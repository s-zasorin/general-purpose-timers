==> flow/design.v <==
interface axi4lite_intf #(
  parameter ADDR_WIDTH = 32,
  parameter DATA_WIDTH = 32,
  parameter RESP_WIDTH = 1
);
localparam STRB_WIDTH = (DATA_WIDTH + 7) / 8;
logic [ ADDR_WIDTH-1:0 ]  ARADDR;
logic                     ARVALID;
logic                     ARREADY;
logic [ DATA_WIDTH-1:0 ]  RDATA;
logic [ RESP_WIDTH-1:0 ]  RRESP;
logic                     RVALID;
logic                     RREADY;
logic [ ADDR_WIDTH-1:0 ]  AWADDR;
logic                     AWVALID;
logic                     AWREADY;
logic [ DATA_WIDTH-1:0 ]  WDATA;
logic [ STRB_WIDTH-1:0 ]  WSTRB;
logic                     WVALID;
logic                     WREADY;
logic [ RESP_WIDTH-1:0 ]  BRESP;
logic                     BVALID;
logic                     BREADY;
modport slave (
  input ARADDR, ARVALID,       output ARREADY,
  input RREADY,                output RDATA, RRESP, RVALID,
  input AWADDR, AWVALID,       output AWREADY,
  input WDATA, WSTRB, WVALID,  output WREADY,
  input BREADY,                output BRESP, BVALID
);
endinterface
module prescaler #(parameter PSC_WIDTH = 16) (
  input  logic                   clk_i    ,
  input  logic                   aresetn_i,
  input  logic                   uev_i    ,
  input  logic [PSC_WIDTH - 1:0] psc_i    ,
  output logic                   clk_o
);
  logic [PSC_WIDTH - 1:0] psc_shadow_reg;
  logic [PSC_WIDTH - 1:0] cnt;
  always_ff @(posedge clk_i or negedge aresetn_i)
    if (~aresetn_i)
      psc_shadow_reg <= {PSC_WIDTH{1'b0}};
    else if (uev_i)
      psc_shadow_reg <= psc_i            ;
  always_ff @(posedge clk_i or negedge aresetn_i)
    if (~aresetn_i)
      cnt <= {PSC_WIDTH{1'b0}};
    else if (cnt == psc_shadow_reg)
      cnt <= {PSC_WIDTH{1'b0}};
    else
      cnt <= cnt + 'b1;
  assign clk_o = (cnt == psc_shadow_reg);
endmodule
# Reports on prescaler
# Tool output for the design above, in the order of the flow.
# Lines are those of the file above, counted from 1.
# Operators carry their Yosys type and port widths (W data, S select, Z words).
# Cell names lack the library's common part.
# The mark - stands for no value.
[design]
top = "prescaler"
clock = "clk_i"
library = "sky130hd"
lib_corner = "tt_025C_1v80"

# Word level
# Source: Yosys, flattened and elaborated, memories not mapped. Widths are those after wreduce; folded enables and synchronous resets count as part of the registers. Registers that Yosys merges into a memory's read port (data or address) are not register bits. Print and check cells do not count. Equal cells are merged and count once.
[bits]
in_bits = 19
reg_bits = 32
out_inout_bits = 1
wordCells = 5
memories = 0
clocked_rd_ports_x_width = 0
latch_bits = 0
romBits = 0
ramBits = 0
[classes]
add_sub_neg = 1
cmp = 0
div_mod_pow = 0
reduce_and_logical = 0
logic = 0
eq_ne = 1
n_shift = 0
mul = 0
n_mux = 1
[op_table]
columns = ["operator", "count"]
rows = [
  ["$add A16 B1 Y16 const B", 1],
  ["$eq A16 B16 Y1", 1],
  ["$mux W16", 1],
]

# Logic depth
# Longest topological path by Yosys (ltp), each cell counted once; first at word level (registers and memories cut), then after technology mapping (sequential cells cut; the memories' decode and read muxes count).
[depth]
word_depth = 2
ABC_AREA = 0
mapped_depth = 6
ltp_nobuf = 5

# After synthesis
# Yosys stat after the flow's synthesis: flattened, memories mapped to cells. It holds for the ABC_AREA given above (unset counts as 0); a run with the other value may have another netlist.
# The area totals of this step are shown rounded.
[mapped]
yosys_area_um2 = 1540
ffs = 32
mapped_cells = 132
n_buf = 7
seqArea_um2 = 801
[by_type]
columns = ["cell", "count", "type_area_um2"]
rows = [
  ["dfrtp_1", 32, 800.768],
  ["xnor2_1", 26, 227.718],
  ["mux2_2", 16, 180.173],
  ["nor2_1", 16, 60.058],
  ["nand4_1", 9, 56.304],
  ["xor2_1", 4, 35.034],
  ["nor4_1", 4, 25.024],
  ["nor4_4", 1, 21.27],
  ["buf_2", 4, 20.019],
  ["nand3_1", 4, 20.019],
  ["nor3_1", 4, 20.019],
  ["nand2_1", 4, 15.014],
  ["ha_1", 1, 12.512],
  ["buf_6", 1, 11.261],
  ["and4_1", 1, 8.758],
  ["inv_1", 2, 7.507],
  ["nor2b_1", 1, 6.256],
  ["clkbuf_2", 1, 5.005],
  ["clkbuf_1", 1, 3.754],
]

# Path before layout
# Path of least setup slack by OpenSTA after synthesis, without wires, with an ideal clock, recovery checks aside; 20% of the period is set as input and as output delay. Where synthesis merged equal registers, the netlist keeps one of their names.
[synth_path]
path_type = "register -> output"
start = "reg cnt[3]"
end = "out clk_o"
required_ns = 1.352
delay_ns = 1.347
path_slack_ns = 0.005
out_delay_ns = 0.338
tclk_ns = 1.69
path_stages = 6
n_path_buf = 2
t_first_pin_ns = 0.000
t_arrival_ns = 1.347
period_less_setup_slack_ns = 1.685
# "delay_ns" is the arrival time less input delay plus setup time.
# At an output port there is no setup time.
# "path_stages": output pins that drive a net of the path, with the launching flip-flop's if there is one; two outputs of one cell count as two.
# "period_less_setup_slack_ns" = period - worst setup slack (recovery checks aside). The figure is calculated, with input and output delays left at 20% of the set period.
# The rows between start and end are the longest chain of elaborated cells between them; the timing report does not say that the signal goes this way. Where chains are equally long, one stands for them.
# Each line given opens the expression or statement behind the cell; cells for indexed reads and writes are added by Yosys, which also makes memories of some case tables.
# A register here has more assigning lines than the two given.
[synth_between]
path_cell_list = "dfrtp_1 buf_2 xnor2_1 nand4_1 nor4_4 buf_6"
elab_chain_len = 1
cone_cells = 1
classes_between = "eq/ne: 1"
[synth_rtl]
columns = ["element", "line", "text"]
rows = [
  ["start, declared", 40, "logic [PSC_WIDTH - 1:0] cnt;"],
  ["start, assigned", 48, "cnt <= {PSC_WIDTH{1'b0}};"],
  ["start, assigned", 52, "cnt <= cnt + 'b1;"],
  ["$eq A16 B16 Y1", 53, "assign clk_o = (cnt == psc_shadow_reg);"],
  ["end, declared", 37, "output logic                   clk_o"],
]

# Timing after layout
# Path of least setup slack in the final report of flow run 1 (OpenROAD, finished layout, wires in). Where an end is a register, its clock arrival counts in the times.
[layout_path]
path_type = "register -> output"
start = "reg cnt[10]"
end = "out clk_o"
tclk_ns = 2.34
out_delay_ns = 0.47
path_stages = 6
required_ns = 1.87
path_slack_ns = 0.09
t_first_pin_ns = 0.28
n_path_buf = 2
t_arrival_ns = 1.79
# The rows between start and end are the longest chain of elaborated cells between them; the timing report does not say that the signal goes this way. Where chains are equally long, one stands for them.
# A register here has more assigning lines than the two given.
[layout_between]
path_cell_list = "dfrtp_2 xnor2_1 nand4_1 nor4_4 buf_6 clkdlybuf4s15_2"
elab_chain_len = 1
cone_cells = 1
classes_between = "eq/ne: 1"
[layout_rtl]
columns = ["element", "line", "text"]
rows = [
  ["start, declared", 40, "logic [PSC_WIDTH - 1:0] cnt;"],
  ["start, assigned", 48, "cnt <= {PSC_WIDTH{1'b0}};"],
  ["start, assigned", 52, "cnt <= cnt + 'b1;"],
  ["$eq A16 B16 Y1", 53, "assign clk_o = (cnt == psc_shadow_reg);"],
  ["end, declared", 37, "output logic                   clk_o"],
]

Ticket comment

Top module prescaler; platform sky130hd; tools Yosys and OpenROAD; 2 stored runs in no particular order. Input and output delays are each 20% of the period that was set; the output load is 0.01 pF.
By "total_power_mw" is meant OpenSTA's value without simulated activity: inputs other than the clock are taken to toggle once in ten clock periods, and the tool carries that through the logic.
The measured numbers are rounded.

# flow run 1
==> flow/run.sh <==
#!/bin/bash
# the make line also repeats the synthesis and layout settings of config.mk as NAME=value (left out here)
make -C /OpenROAD-flow-scripts/flow DESIGN_CONFIG=/design/flow/config.mk WORK_HOME=/design/flow/orfs CLKGATE_MAP_FILE= finish
==> flow/config.mk <==
export PLATFORM = sky130hd
export DESIGN_NAME = prescaler
export DESIGN_NICKNAME = prescaler
export VERILOG_FILES = /design/flow/design.v
export SDC_FILE = /design/flow/constraint.sdc
export NUM_CORES = 4
export LEC_CHECK = 0
export CAP_MARGIN = 30
export CELL_PAD_IN_SITES_DETAIL_PLACEMENT = 2
export CELL_PAD_IN_SITES_GLOBAL_PLACEMENT = 1
export CORE_MARGIN = 2
export CORE_UTILIZATION = 19
export CTS_CLUSTER_SIZE = 43
export GPL_TIMING_DRIVEN = 0
export SLEW_MARGIN = 10
export TNS_END_PERCENT = 55
==> flow/constraint.sdc <==
create_clock -name core_clock -period 2.34 [get_ports {clk_i}]
set_input_delay 0.4680 -clock core_clock [delete_from_list [all_inputs] [get_ports {clk_i}]]
set_output_delay 0.4680 -clock core_clock [all_outputs]
set_load 0.01 [all_outputs]

==> flow run 1: results <==
synthesis_area_um2=1540
dieArea_um2=8820
layout_utilization_pct=25.5
worst_setup_slack_ns=0.086
fin_tns_ns=0.000
total_power_mw=1.57

# flow run 2
==> flow/run.sh <==
#!/bin/bash
# the make line also repeats the synthesis and layout settings of config.mk as NAME=value (left out here)
make -C /OpenROAD-flow-scripts/flow DESIGN_CONFIG=/design/flow/config.mk WORK_HOME=/design/flow/orfs CLKGATE_MAP_FILE= finish
==> flow/config.mk <==
export PLATFORM = sky130hd
export DESIGN_NAME = prescaler
export DESIGN_NICKNAME = prescaler
export VERILOG_FILES = /design/flow/design.v
export SDC_FILE = /design/flow/constraint.sdc
export NUM_CORES = 4
export LEC_CHECK = 0
export CAP_MARGIN = 20
export CORE_MARGIN = 2
export CORE_UTILIZATION = 40
export SLEW_MARGIN = 20
==> flow/constraint.sdc <==
create_clock -name core_clock -period 2.44 [get_ports {clk_i}]
set_input_delay 0.4880 -clock core_clock [delete_from_list [all_inputs] [get_ports {clk_i}]]
set_output_delay 0.4880 -clock core_clock [all_outputs]
set_load 0.01 [all_outputs]

==> flow run 2: results <==
synthesis_area_um2=1540
dieArea_um2=4350
layout_utilization_pct=50.4
worst_setup_slack_ns=0.239
fin_tns_ns=0.000
total_power_mw=1.45

==> flow/design.v <==
interface axi4lite_intf #(
  parameter ADDR_WIDTH = 32,
  parameter DATA_WIDTH = 32,
  parameter RESP_WIDTH = 1
);
localparam STRB_WIDTH = (DATA_WIDTH + 7) / 8;
logic [ ADDR_WIDTH-1:0 ]  ARADDR;
logic                     ARVALID;
logic                     ARREADY;
logic [ DATA_WIDTH-1:0 ]  RDATA;
logic [ RESP_WIDTH-1:0 ]  RRESP;
logic                     RVALID;
logic                     RREADY;
logic [ ADDR_WIDTH-1:0 ]  AWADDR;
logic                     AWVALID;
logic                     AWREADY;
logic [ DATA_WIDTH-1:0 ]  WDATA;
logic [ STRB_WIDTH-1:0 ]  WSTRB;
logic                     WVALID;
logic                     WREADY;
logic [ RESP_WIDTH-1:0 ]  BRESP;
logic                     BVALID;
logic                     BREADY;
modport slave (
  input ARADDR, ARVALID,       output ARREADY,
  input RREADY,                output RDATA, RRESP, RVALID,
  input AWADDR, AWVALID,       output AWREADY,
  input WDATA, WSTRB, WVALID,  output WREADY,
  input BREADY,                output BRESP, BVALID
);
endinterface
module time_base_unit # (parameter CNT_WIDTH = 32,
                        parameter ARR_WIDTH = 32,
                        parameter PSC_WIDTH = 16) (
  input  logic                   clk_i      ,    
  input  logic                   aresetn_i  ,    
  input  logic [CNT_WIDTH - 1:0] cnt_i      ,    
  input  logic                   cen_i      ,    
  input  logic [ARR_WIDTH - 1:0] arr_i      ,    
  input  logic [PSC_WIDTH - 1:0] psc_i      ,    
  input  logic                   dir_i      ,    
  input  logic                   sm_reset_i ,    
  input  logic                   sm_gate_i  ,    
  input  logic                   sm_trig_i  ,    
  input  logic                   apre_i     ,    
  input  logic [1:0]             cms_i      ,    
  input  logic                   udis_i     ,    
  input  logic                   ug_i       ,    
  input  logic                   opm_i      ,    
  output logic                   uif_o     ,
  output logic                   tif_o     ,
  output logic                   cnt_en_o  ,
  output logic                   uev_o     ,
  output logic [CNT_WIDTH - 1:0] cnt_o
);
  logic [CNT_WIDTH - 1:0] cnt_ff            ;
  logic [CNT_WIDTH - 1:0] cnt_next          ;
  logic [ARR_WIDTH - 1:0] arr_shadow_reg    ;
  logic [ARR_WIDTH - 1:0] arr_compare_reg   ;
  logic [PSC_WIDTH - 1:0] psc_shadow_reg    ;
  logic                   enable_preload_arr;
  logic                   overflow          ;
  logic                   underflow         ;
  logic                   cnt_en_ff         ;
  enum logic [2:0] {
    IDLE     = 3'b000,
    STOP     = 3'b001,
    CNT_UP   = 3'b010,
    CNT_DOWN = 3'b011,
    RESET    = 3'b100
  } state_ff, next;
  always_ff @(posedge clk_i)
    enable_preload_arr <= apre_i;
  always_ff @(posedge clk_i)
    if (state_ff == CNT_UP || CNT_DOWN)
      cnt_en_ff <= cen_i;
  always_ff @(posedge clk_i or negedge aresetn_i)
    if (~aresetn_i)
      arr_shadow_reg <= {ARR_WIDTH{1'b0}};
    else if ((~dir_i  && (cnt_ff == (arr_shadow_reg - 'b1)) && ~udis_i) || (dir_i && (cnt_ff == ({CNT_WIDTH{1'b0}} + 'b1)) && ~udis_i))
      arr_shadow_reg <= arr_i;
  always_ff @(posedge clk_i or negedge aresetn_i)
    if (~aresetn_i)
      psc_shadow_reg <= {PSC_WIDTH{1'b0}};
    else if ((~dir_i  && (cnt_ff == (arr_shadow_reg - 'b1)) && ~udis_i) || (dir_i && (cnt_ff == ({CNT_WIDTH{1'b0}} + 'b1)) && ~udis_i))
      psc_shadow_reg <= psc_i;
  always_ff @(posedge clk_i)
    if (ug_i)
      uev_o <= 1'b1;
    else if (~dir_i  && (cnt_ff == arr_shadow_reg  ) && ~udis_i)
      uev_o <= 1'b1;
    else if (dir_i && (cnt_ff == {CNT_WIDTH{1'b0}}) && ~udis_i)
      uev_o <= 1'b1;
    else
      uev_o <= 1'b0;
  always_ff @(posedge clk_i or negedge aresetn_i)
    if (~aresetn_i)
      state_ff <= IDLE;
    else
      state_ff <= next;
  always_comb begin
    next = state_ff;
    case (state_ff)
      IDLE    : if      (cen_i && ~dir_i)                next = CNT_UP  ;
                else if (cen_i && dir_i)                 next = CNT_DOWN;
      CNT_UP  : if      (sm_reset_i || overflow)         next = RESET   ;
                else if (~cen_i)                         next = STOP    ;
                else if (cms_i != 2'b00 && overflow)     next = CNT_DOWN;                  
      CNT_DOWN: if      (sm_reset_i || underflow)        next = RESET   ;
                else if (~cen_i)                         next = STOP    ;
                else if (cms_i != 2'b00 && underflow)    next = CNT_UP  ;
      RESET   : if      (dir_i)                          next = CNT_DOWN;
                else if (~dir_i)                         next = CNT_UP  ;
      STOP    : if      ((sm_trig_i || cen_i) && dir_i)  next = CNT_DOWN;
                else if ((sm_trig_i || cen_i) && ~dir_i) next = CNT_UP  ;
    endcase
  end
  always_ff @(posedge clk_i) begin
    if (cnt_en_ff) begin
      case (state_ff)
        IDLE    : cnt_ff <= {CNT_WIDTH{1'b0}};
        CNT_UP  : cnt_ff <= cnt_ff + 'b1;
        CNT_DOWN: cnt_ff <= cnt_ff - 'b1;
        RESET   : cnt_ff <= dir_i ? arr_i : {CNT_WIDTH{1'b0}};
        default : cnt_ff <= cnt_ff;
      endcase
    end
    else begin
      case (state_ff)
        IDLE    : cnt_ff <= {CNT_WIDTH{1'b0}};
        CNT_UP  : cnt_ff <= {CNT_WIDTH{1'b0}};
        CNT_DOWN: cnt_ff <= cnt_i;
        default : cnt_ff <= cnt_ff;
      endcase
    end
  end
  assign overflow  = cnt_ff == arr_shadow_reg;
  assign underflow = cnt_ff == 1'b0          ;
  assign uif_o     = (overflow || underflow) & udis_i;
  assign tif_o     = (state_ff == STOP && sm_trig_i) ;
endmodule
### Tool chain data of time_base_unit

Tool output for the design above, in the order of the flow.
Lines are those of the file above, counted from 1.
Operators carry their Yosys type and port widths (W data, S select, Z words).
Library cell names are shortened.
The mark -- stands for no value.

* top: time_base_unit
* clock port: clk_i
* standard-cell library: sky130hd
* library corner: tt_025C_1v80

### Word-level counts

Counts by Yosys on the flattened word-level netlist (proc, flatten, opt, wreduce; memories kept). Register bits leave out memories and registers merged into their read ports (data or address). Print and check cells are left out. Cells with the same type and inputs are merged into one.

* register bits after elaboration: 69
* input bits: 93
* word-level cells: 70

* $add $sub $neg: 3
* equality and inequality tests: 12
* muxes and demuxes: 17
* bitwise operators: 3
* reduce/logical cells: 30

Operator list (count)
* $pmux W32 S4: 1
* $sub A32 B1 Y32 const B: 2
* $eq A32 B32 Y1: 2
* $pmux W32 S2: 1
* $mux W32: 2
* $add A32 B1 Y32 const B: 1
* $eq A32 B1 Y1 const B: 1
* $logic_not A32 Y1: 1
* $mux W3: 10
* $logic_and A1 B1 Y1: 15
* $pmux W3 S5: 1
* $ne A4 B4 Y1 const B: 2
* $eq A3 B2 Y1 const B: 2
* $ne A3 B3 Y1 const B: 2
* $logic_or A1 B1 Y1: 5
* $ne A5 B1 Y1 const B: 1
* $reduce_and A5 Y1: 1
* $reduce_bool A5 Y1: 1
* $reduce_or A2 Y1: 2
* $logic_or A1 B3 Y1 const B: 1
* $eq A3 B1 Y1 const B: 1
* $eq A3 B3 Y1 const B: 1
* $logic_not A3 Y1: 1
* $reduce_bool A3 Y1: 1
* $not A1 Y1: 2
* $reduce_and A2 Y1: 1
* $reduce_bool A2 Y1: 1
* $mux W1: 2
* $and A1 B1 Y1: 1

### Logic depth

Longest topological path by Yosys (ltp), each cell counted once; first at word level (registers and memories cut), then after technology mapping (sequential cells cut; the memories' decode and read muxes count).

* word-level depth: 6
* ABC_AREA: 0
* mapped depth: 12

### After synthesis

Source: synth_stat.txt of the flow (Yosys; design flattened, memories mapped). It holds for the ABC_AREA given above (unset counts as 0); a run with the other value may have another netlist.
Totals and module areas in this step are rounded.

Cell types (count)
* edfxtp_1: 32
* dfrtp_1: 36
* xnor2_1: 58
* mux2_1: 31
* xor2_1: 39
* nand2_1: 68
* buf_4: 33
* clkbuf_1: 55
* o21ai_0: 31
* nor3_1: 30
* nor2_1: 39
* a222oi_1: 14
* a22oi_1: 15
* nand4_1: 16
* nor4_1: 16
* nand3_1: 19
* a21oi_1: 16
* and3_1: 10

Other cell types: 50; their cells: 153.

* mapped cells: 711
* cell area after synthesis: 6120 um^2
* flip-flops: 71

### Worst setup path after synthesis

Path of least setup slack by OpenSTA after synthesis, without wires, with an ideal clock, recovery checks aside; 20% of the period is set as input and as output delay. Where synthesis merged equal registers, the netlist keeps one of their names.

* path kind: reg-to-reg
* from: register arr_shadow_reg[2]
* to: register arr_shadow_reg[20]
* clock period: 4.98 ns
* library setup time: 0.128 ns
* time at the first pin: 0.000 ns
* arrival time: 3.271 ns
* slack: 1.581 ns
* delay of the path: 3.399 ns
* driving pins on the path: 11
* buffers on the path: 2
* period reached after synthesis: 3.399 ns

"delay of the path" is the arrival time less input delay plus setup time.
"driving pins on the path": output pins that drive a net of the path, with the launching flip-flop's if there is one; two outputs of one cell count as two.
"period reached after synthesis" = period - worst setup slack (recovery checks aside). The figure is calculated, with input and output delays left at 20% of the set period.
Between the ends stands the longest chain of elaborated cells between them, by number of cells; it is not shown to be the way that was timed. Of several equally long chains one is given.
Each line given opens the expression or statement behind the cell; cells for indexed reads and writes are added by Yosys, which also makes memories of some case tables.

* cell sequence: dfrtp_1 -> buf_2 -> or4_4 -> or4_4 -> nor4_2 -> mux2_1 -> nor4_1 -> and4_1 -> a41oi_4 -> buf_6 -> mux2_1
* length of the longest elaborated chain: 5
* elaborated cells between the ends (all ways): 5

RTL lines, path after synthesis
* start, declared: line 58 `logic [ARR_WIDTH - 1:0] arr_shadow_reg    ;`
* start, assigned: line 79 `arr_shadow_reg <= {ARR_WIDTH{1'b0}};`
* start, assigned: line 81 `arr_shadow_reg <= arr_i;`
* $sub A32 B1 Y32: line 80 `else if ((~dir_i  && (cnt_ff == (arr_shadow_reg - 'b1)) && ~udis_i) || (dir_i && (cnt_ff == ({CNT_WIDTH{1'b0}} ...`
* $eq A32 B32 Y1: line 80
* $logic_and A1 B1 Y1 (2 in a row): line 80
* $logic_or A1 B1 Y1: line 80
* end, assigned: line 79
* end, assigned: line 81
* end, declared: line 58

### Path in the finished layout

From the final timing report of run 2: the path of least setup slack in the routed layout; clock arrival at registers is part of the times.

* path kind: reg-to-reg
* from: register arr_shadow_reg[4]
* to: register arr_shadow_reg[7]
* clock period: 3.1 ns
* library setup time: 0.12 ns
* time at the first pin: 0.34 ns
* arrival time: 3.48 ns
* slack: -0.15 ns
* driving pins on the path: 10
* buffers on the path: 1

Between the ends stands the longest chain of elaborated cells between them, by number of cells; it is not shown to be the way that was timed. Of several equally long chains one is given.

* cell sequence: dfrtp_1 -> or4_4 -> or4_4 -> nor4_4 -> mux2_4 -> nor4_4 -> and4_4 -> a41oi_4 -> buf_12 -> mux2_1
* length of the longest elaborated chain: 5
* elaborated cells between the ends (all ways): 5

RTL lines, path after layout
* start, declared: line 58 `logic [ARR_WIDTH - 1:0] arr_shadow_reg    ;`
* start, assigned: line 79 `arr_shadow_reg <= {ARR_WIDTH{1'b0}};`
* start, assigned: line 81 `arr_shadow_reg <= arr_i;`
* $sub A32 B1 Y32: line 80 `else if ((~dir_i  && (cnt_ff == (arr_shadow_reg - 'b1)) && ~udis_i) || (dir_i && (cnt_ff == ({CNT_WIDTH{1'b0}} ...`
* $eq A32 B32 Y1: line 80
* $logic_and A1 B1 Y1 (2 in a row): line 80
* $logic_or A1 B1 Y1: line 80
* end, assigned: line 79
* end, assigned: line 81
* end, declared: line 58

Stored flow runs of time_base_unit (2 of them; Yosys, OpenROAD, sky130hd). They differ in their settings and are not a sequence. Constraints: input delay and output delay 20% of the set period each, output load 0.01 pF.
"achieved period" is the run's clock period less its worst setup slack. It is reckoned from that one timing run; input and output delays stay at 20% of the period that was set.
"worst setup path time" is the time allowed to the run's worst setup path (the clock period less input and output delay, where it has them) less its slack. Clock arrival times count: a late capture clock shortens it, a late launch clock lengthens it.
"power consumption" is the tool's figure for a default switching activity; nothing was simulated.
The results are shown rounded.

### Run 1

==> flow/run.sh <==
#!/bin/bash
# the make line also repeats the synthesis and layout settings of config.mk as NAME=value (left out here)
make -C /OpenROAD-flow-scripts/flow DESIGN_CONFIG=/design/flow/config.mk WORK_HOME=/design/flow/orfs CLKGATE_MAP_FILE= finish
==> flow/config.mk <==
export PLATFORM = sky130hd
export DESIGN_NAME = time_base_unit
export DESIGN_NICKNAME = time_base_unit
export VERILOG_FILES = /design/flow/design.v
export SDC_FILE = /design/flow/constraint.sdc
export NUM_CORES = 4
export LEC_CHECK = 0
export ABC_AREA = 1
export CAP_MARGIN = 20
export CELL_PAD_IN_SITES_GLOBAL_PLACEMENT = 3
export CORE_MARGIN = 2
export CORE_UTILIZATION = 65
export PLACE_DENSITY_LB_ADDON = 0.25
export SETUP_SLACK_MARGIN = 0.72
export SLEW_MARGIN = 20
export TNS_END_PERCENT = 50
==> flow/constraint.sdc <==
create_clock -name core_clock -period 4.65 [get_ports {clk_i}]
set_input_delay 0.9300 -clock core_clock [delete_from_list [all_inputs] [get_ports {clk_i}]]
set_output_delay 0.9300 -clock core_clock [all_outputs]
set_load 0.01 [all_outputs]

Outcome of run 1: no final report: placement broke off with FLW-0024

### Run 2

==> flow/run.sh <==
#!/bin/bash
# the make line also repeats the synthesis and layout settings of config.mk as NAME=value (left out here)
make -C /OpenROAD-flow-scripts/flow DESIGN_CONFIG=/design/flow/config.mk WORK_HOME=/design/flow/orfs CLKGATE_MAP_FILE= finish
==> flow/config.mk <==
export PLATFORM = sky130hd
export DESIGN_NAME = time_base_unit
export DESIGN_NICKNAME = time_base_unit
export VERILOG_FILES = /design/flow/design.v
export SDC_FILE = /design/flow/constraint.sdc
export NUM_CORES = 4
export LEC_CHECK = 0
export CAP_MARGIN = 35
export CELL_PAD_IN_SITES_GLOBAL_PLACEMENT = 2
export CORE_MARGIN = 2
export CORE_UTILIZATION = 40
export CTS_CLUSTER_SIZE = 20
export GPL_ROUTABILITY_DRIVEN = 0
export MAX_ROUTING_LAYER = met5
export PLACE_DENSITY = 0.88
export SETUP_SLACK_MARGIN = 0.7
export SLEW_MARGIN = 30
==> flow/constraint.sdc <==
create_clock -name core_clock -period 3.1 [get_ports {clk_i}]
set_input_delay 0.6200 -clock core_clock [delete_from_list [all_inputs] [get_ports {clk_i}]]
set_output_delay 0.6200 -clock core_clock [all_outputs]
set_load 0.01 [all_outputs]

Results of run 2:
- Die footprint: 16300 um^2
- Standard-cell area of the final layout: 8620 um^2
- Achieved period: 3.253 ns
- Utilization of the finished layout: 0.571
- Setup slack of the worst path: -0.153 ns
- Power consumption: 2.20 mW
- Netlist area reported by Yosys: 6120 um^2
- Total negative slack: -4.43 ns
- Worst setup path time: 3.25 ns
- Worst setup path type: reg-to-reg
